==> flow/design.v <==
module driver_ad5328 #(
  parameter TRANSACTION_DELAY = 100
)(
	input wire aclk,
	input wire resetn,
  input signed [11:0] ch0_data,
  input signed [11:0] ch1_data,
  input signed [11:0] ch2_data,
  input signed [11:0] ch3_data,
  input signed [11:0] ch4_data,
  input signed [11:0] ch5_data,
  input signed [11:0] ch6_data,
  input signed [11:0] ch7_data,
	output reg dac_dout,
	output reg dac_ldac,
	output reg dac_sync,
	output reg dac_sclk
);
  localparam INITIAL_CLK_DELAY = 100;
  localparam INITIAL_CLK_DELAY_WIDTH = $clog2(INITIAL_CLK_DELAY);
	localparam TRANSACTION_DELAY_WIDTH = $clog2(TRANSACTION_DELAY);
	localparam MAX_INDEX_CONFIG_PARAM = 1;
	localparam MAX_INDEX_DATA_PARAM = 7;
	localparam WRITE_LDAC_REGISTER = {3'b101, 11'd0, 2'b00};
	reg [1:0] r_spi_state;
	reg [15:0] r_spi_data_send;
	reg [3:0] r_spi_data_index;
	reg [TRANSACTION_DELAY_WIDTH-1:0] r_spi_transaction_delay_counter;
	wire w_spi_busy;
	reg [INITIAL_CLK_DELAY_WIDTH-1:0] r_dac_controller_initial_delay;
	reg r_dac_controller_begin_transaction;
	reg [2:0] r_dac_controller_state;
	reg [15:0] r_dac_controller_data_send;
	reg [2:0] r_counter_config_registers;
	reg [2:0] r_counter_data_registers;
	wire [15:0] r_dac_controller_config_register_matrix [1:0];
	wire [15:0] r_dac_controller_data_register_matrix [7:0];
	assign r_dac_controller_config_register_matrix[0] = {3'b101, 11'd0, 2'b00};
	assign r_dac_controller_config_register_matrix[1] = {3'b101, 11'd0, 2'b00};
	assign r_dac_controller_data_register_matrix[0] = {1'b0, 3'b000, ch0_data};
	assign r_dac_controller_data_register_matrix[1] = {1'b0, 3'b001, ch1_data};
	assign r_dac_controller_data_register_matrix[2] = {1'b0, 3'b010, ch2_data};
	assign r_dac_controller_data_register_matrix[3] = {1'b0, 3'b011, ch3_data};
	assign r_dac_controller_data_register_matrix[4] = {1'b0, 3'b100, ch4_data};
	assign r_dac_controller_data_register_matrix[5] = {1'b0, 3'b101, ch5_data};
	assign r_dac_controller_data_register_matrix[6] = {1'b0, 3'b110, ch6_data};
	assign r_dac_controller_data_register_matrix[7] = {1'b0, 3'b111, ch7_data};
	always @(posedge aclk)
		if (!resetn) begin
			r_dac_controller_state <= 3'd0;
			r_dac_controller_data_send <= 16'd0;
			r_dac_controller_begin_transaction <= 1'b0;
			r_counter_config_registers <= 2'd0;
			r_counter_data_registers <= 2'd0;
			r_dac_controller_initial_delay <= {INITIAL_CLK_DELAY_WIDTH{1'b0}};
			dac_ldac <= 1'b1;
		end
		else 
			case (r_dac_controller_state)
				3'd0: begin
					if (r_dac_controller_initial_delay == INITIAL_CLK_DELAY) r_dac_controller_state <= 3'd1;
					else r_dac_controller_state <= 3'd0;
					r_dac_controller_data_send <= 16'd0;
					r_dac_controller_initial_delay <= r_dac_controller_initial_delay + 1;
				end
				3'd1: begin  
					r_dac_controller_state <= 3'd2;
					r_dac_controller_begin_transaction <= 1'b1;
					r_dac_controller_data_send <= r_dac_controller_config_register_matrix[r_counter_config_registers];
					dac_ldac <= 1'b0;
				end	
				3'd2: begin
					if (!w_spi_busy && (r_counter_config_registers == MAX_INDEX_CONFIG_PARAM)) r_dac_controller_state <= 3'd3;
					else if (!w_spi_busy && (r_counter_config_registers < MAX_INDEX_CONFIG_PARAM)) r_dac_controller_state <= 3'd1;
					else r_dac_controller_state <= 3'd2;
					r_dac_controller_begin_transaction <= 1'b0;
					r_counter_config_registers <= (!w_spi_busy)? r_counter_config_registers+3'd1: r_counter_config_registers;
				end
				3'd3: begin  
					if (w_spi_busy) r_dac_controller_state <= 3'd4;
					else r_dac_controller_state <= 3'd3;
					r_dac_controller_begin_transaction <= 1'b1;
					r_dac_controller_data_send <= r_dac_controller_data_register_matrix[r_counter_data_registers];
				end	
				3'd4: begin
					if (!w_spi_busy) r_dac_controller_state <= 3'd3;
					else r_dac_controller_state <= 3'd4;
					r_dac_controller_begin_transaction <= 1'b0;
					r_counter_data_registers <= (!w_spi_busy)? r_counter_data_registers+3'd1: r_counter_data_registers;
				end
			endcase
  always @(posedge aclk)
    if (!resetn ) 
      dac_sclk <= 1'b0;
    else 
      dac_sclk <= ~dac_sclk;
	always @(posedge aclk)
		if (!resetn) begin
			r_spi_state <= 2'd0;
			r_spi_data_send <= 16'd0;
			r_spi_data_index <= 4'd15;
			r_spi_transaction_delay_counter <= {TRANSACTION_DELAY_WIDTH{1'b0}};
		end
		else
			case (r_spi_state)
				2'd0: begin
					if (r_dac_controller_begin_transaction && !dac_sclk) r_spi_state <= 2'd1;
					else r_spi_state <= 2'd0;
					r_spi_data_send <= r_dac_controller_data_send;
					r_spi_data_index <= 4'd15;
					r_spi_transaction_delay_counter <= {TRANSACTION_DELAY_WIDTH{1'b0}};
					dac_sync <= 1'b1;
				end
				2'd1: begin  
					if (!dac_sync ) r_spi_state <= 2'd2;
          else r_spi_state <= 2'd1;
          dac_sync <= 1'b0;
					dac_dout <= r_spi_data_send[r_spi_data_index];
				end
        2'd2: begin  
          if (r_spi_data_index == 0) r_spi_state <= 2'd3;
          else r_spi_state <= 2'd2;
          r_spi_data_index <= dac_sclk? r_spi_data_index - 1: r_spi_data_index;
          dac_dout <= r_spi_data_send[r_spi_data_index];
          dac_sync <= 1'b0;
        end
				2'd3: begin
          if (r_spi_transaction_delay_counter >= TRANSACTION_DELAY) r_spi_state <= 2'd0;
          else r_spi_state <= 2'd3;
          r_spi_transaction_delay_counter <= r_spi_transaction_delay_counter + 1;
          dac_sync <= 1'b1;
				end
			endcase
	assign w_spi_busy = (r_spi_state != 2'd0)? 1'b1: 1'b0;
endmodule
# Tool chain data of driver_ad5328
# Tool output for the design above, in the order of the flow.
# Line numbers count from 1 in the design file above.
# Not given: n/a
# setup
top	driver_ad5328
clock_port	aclk
cell_library	sky130hd
corner	tt_025C_1v80

# Word level
# Counts by Yosys on the flattened word-level netlist (proc, flatten, opt, wreduce; memories kept). Register bits leave out memories and registers merged into their read ports (data or address). Print and check cells are left out.
# bits
ff_bits	66
inputBits	98
output_inout_bits	4
word_cells	83
# op_classes
n_addsub	5
compare	2
equal	17
shifts	1
n_mux	18
bitwise	2
reduce_and_logical	24
# ops
cell	n
16-bit parallel mux with 8-bit select	1
16-bit parallel mux with 3-bit select	1
16-bit by 4-bit indexed select with 1-bit output	1
3-bit equality test with constant B	5
7-bit by 1-bit adder with 7-bit output with constant B	2
7-bit parallel mux with 2-bit select	1
3-bit by 2-bit equality test with 1-bit output with constant B	4
3-bit parallel mux with 4-bit select	1
2-bit OR reduction	5
3-bit by 1-bit equality test with 1-bit output with constant B	3
2-bit AND reduction	4
2-bit nonzero test	4
4-bit parallel mux with 2-bit select	1
2-bit parallel mux with 4-bit select	1
2-bit 2-to-1 mux	4
7-bit greater-or-equal comparator with constant B	1
7-bit equality test with constant B	1
3-bit by 1-bit adder with 3-bit output with constant B	2
3-bit logical NOT	2
5-bit nonzero test	1
2-bit equality test with constant B	2
4-bit by 1-bit subtractor with 4-bit output with constant B	1
4-bit logical NOT	1
4-bit 2-to-1 mux	1
1-bit parallel mux with 2-bit select	2
1-bit 2-to-1 mux	4
1-bit logical AND	3
3-bit by 1-bit less-than comparator with 1-bit output with constant B	1
# Not listed: further kinds 7, cells in them 9.

# Logic depth
# Yosys ltp: most cells in a row. Word level: on the elaborated netlist, between registers, memories and ports. Mapped: between sequential cells and ports; inverters and the memories' decode and read muxes count.
# logic_depth
ltp_word	7
ABC_AREA	0
depth_mapped	8
depth_no_buf	6

# After synthesis
# Source: synth_stat.txt of the flow (Yosys; design flattened, memories mapped). It holds for the ABC_AREA given above (unset counts as 0); a run with the other value may have another netlist.
# Totals and module areas in this step are rounded.
# mapped
cells	400
yosys_area_um2	3550
seqArea_um2	1380
ffs	68
# types
cell	n	type_area_um2
sky130_fd_sc_hd__dfxtp_1	66	1.32E+03
sky130_fd_sc_hd__ha_1	20	250.24
sky130_fd_sc_hd__mux2i_1	18	180.173
sky130_fd_sc_hd__o21ai_0	31	155.149
sky130_fd_sc_hd__nand2_1	41	153.898
sky130_fd_sc_hd__nor2_1	39	146.39
sky130_fd_sc_hd__a222oi_1	10	100.096
sky130_fd_sc_hd__a21oi_1	17	85.082
sky130_fd_sc_hd__a221oi_1	9	78.826
sky130_fd_sc_hd__mux4_1	3	78.826
sky130_fd_sc_hd__a22oi_1	10	75.072
sky130_fd_sc_hd__inv_1	19	71.318
sky130_fd_sc_hd__xor2_1	8	70.067
sky130_fd_sc_hd__buf_2	12	60.058
sky130_fd_sc_hd__edfxtp_1	2	60.058
sky130_fd_sc_hd__and4_1	6	52.55
sky130_fd_sc_hd__nand3_1	10	50.048
sky130_fd_sc_hd__clkbuf_1	12	45.043
# Other cell types: 27; their cells: 67.

# Path before layout
# OpenSTA on the mapped netlist: ideal clock, no wires. The path of least setup slack (recovery checks aside). Input and output delay are each 20% of the period. Register names are those of the netlist, which keeps one name where synthesis merged equal registers.
# synth_timing
path_kind	register -> register
from	reg r_counter_data_registers[2]
to	reg r_dac_controller_data_send[5]
clock_period_ps	2320
setup_time_ps	119
t_arrival_ps	1636
required_ps	2201
path_slack_ps	565
path_delay_ps	1755
stages	9
path_buffers	2
synth_period_reached_ps	1755
# "path_delay_ps" = arrival - input delay + setup time.
# "stages": output pins that drive a net of the path, with the launching flip-flop's if there is one; two outputs of one cell count as two.
# "synth_period_reached_ps" = period - worst setup slack (recovery checks aside). The figure is calculated, with input and output delays left at 20% of the set period.
# The rows between start and end are the longest chain of elaborated cells between them; the timing report does not say that the signal goes this way. Where chains are equally long, one stands for them.
# Each line given opens the expression or statement behind the cell; cells for indexed reads and writes are added by Yosys, which also makes memories of some case tables.
# A register here has more assigning lines than the two given.
# synth_via
path_cell_list	sky130_fd_sc_hd__dfxtp_1 sky130_fd_sc_hd__buf_4 sky130_fd_sc_hd__inv_1 sky130_fd_sc_hd__ha_1 sky130_fd_sc_hd__nor4_1 sky130_fd_sc_hd__nand2_1 sky130_fd_sc_hd__clkbuf_1 sky130_fd_sc_hd__o21ai_0 sky130_fd_sc_hd__o21ai_1
elab_chain_len	3
# synth_lines
item	line	text
start, declared	35	reg [2:0] r_counter_data_registers;
start, assigned	54	r_counter_data_registers <= 2'd0;
start, assigned	89	r_counter_data_registers <= (!w_spi_busy)? r_counter_data_registers+3'd1: r_counter_data_registers;
3-bit equality test	83	r_dac_controller_data_send <= r_dac_controller_data_register_matrix[r_counter_data_registers];
16-bit parallel mux with 8-bit select	83
16-bit parallel mux with 3-bit select	59	case (r_dac_controller_state)
end, assigned	69	r_dac_controller_data_send <= r_dac_controller_config_register_matrix[r_counter_config_registers];
end, assigned	83
end, declared	33	reg [15:0] r_dac_controller_data_send;

# Worst path after layout
# Path of least setup slack in the final report of stored run 1 (OpenROAD, finished layout, wires in). Where an end is a register, its clock arrival counts in the times.
# The report prints the path's times to 10 ps; the period is as set.
# layout_timing
path_kind	register -> register
from	reg r_counter_data_registers[1]
to	reg r_dac_controller_data_send[9]
clock_period_ps	1380
setup_time_ps	100
t_arrival_ps	1950
required_ps	1610
path_slack_ps	-340
stages	8
path_buffers	1
# The rows between start and end are the longest chain of elaborated cells between them; the timing report does not say that the signal goes this way. Where chains are equally long, one stands for them.
# A register here has more assigning lines than the two given.
# layout_via
path_cell_list	sky130_fd_sc_hd__dfxtp_4 sky130_fd_sc_hd__ha_4 sky130_fd_sc_hd__ha_4 sky130_fd_sc_hd__nor4_4 sky130_fd_sc_hd__nand2_2 sky130_fd_sc_hd__buf_12 sky130_fd_sc_hd__o21ai_1 sky130_fd_sc_hd__o21ai_1
elab_chain_len	3
# layout_lines
item	line	text
start, declared	35	reg [2:0] r_counter_data_registers;
start, assigned	54	r_counter_data_registers <= 2'd0;
start, assigned	89	r_counter_data_registers <= (!w_spi_busy)? r_counter_data_registers+3'd1: r_counter_data_registers;
3-bit equality test	83	r_dac_controller_data_send <= r_dac_controller_data_register_matrix[r_counter_data_registers];
16-bit parallel mux with 8-bit select	83
16-bit parallel mux with 3-bit select	59	case (r_dac_controller_state)
end, assigned	69	r_dac_controller_data_send <= r_dac_controller_config_register_matrix[r_counter_config_registers];
end, assigned	83
end, declared	33	reg [15:0] r_dac_controller_data_send;

# Design driver_ad5328 on sky130hd. What follows are 2 stored runs of the flow, each under its own settings; their order means nothing. The constraints put input and output delay at 20% of the set period each and load the outputs with 0.01 pF.
# "achieved_clock_period_ps" = clock period - worst setup slack. The figure is calculated, with input and output delays left at 20% of the set period.
# "critical_path_time_ps" means the part of the period allowed to the worst setup path (the constraints hold back 20% at inputs and 20% at outputs) less its slack; where the path has registers, the arrival times of their clocks count too.
# "power_total_mw" rests on the timing tool's default activity at the inputs, not on a simulated workload.
# "critical_path_time_ps" is known to 10 ps.
# Results are given in rounded form.
# A setting shown as n/a is not set for that run.
run	period_ns	CORE_UTILIZATION	PLACE_DENSITY_LB_ADDON	HOLD_SLACK_MARGIN	CORE_MARGIN	CELL_PAD_IN_SITES_DETAIL_PLACEMENT	GPL_TIMING_DRIVEN	GPL_ROUTABILITY_DRIVEN	CTS_CLUSTER_SIZE	MAX_ROUTING_LAYER	CAP_MARGIN	SLEW_MARGIN	SETUP_SLACK_MARGIN	worstSetupSlack_ps	finish.utilization_pct	stdcell_area_um2	die_um2	tns_ps	achieved_clock_period_ps	power_total_mw	critical_path_time_ps	worstPathKind	synthArea_um2	timing.hold.ws_ps
stored run 1	1.38	36	0.22	-0.01	5	1	1	1	81	met5	20	20	n/a	-343	55.9	5410	12000	-3980	1723	4.05	1720	register -> register	3550	459
stored run 2	3.08	31	0.03	n/a	2	n/a	n/a	0	n/a	met4	20	0	0.26	577	43.9	4970	12300	0	2503	2.15	2500	register -> register	3550	460
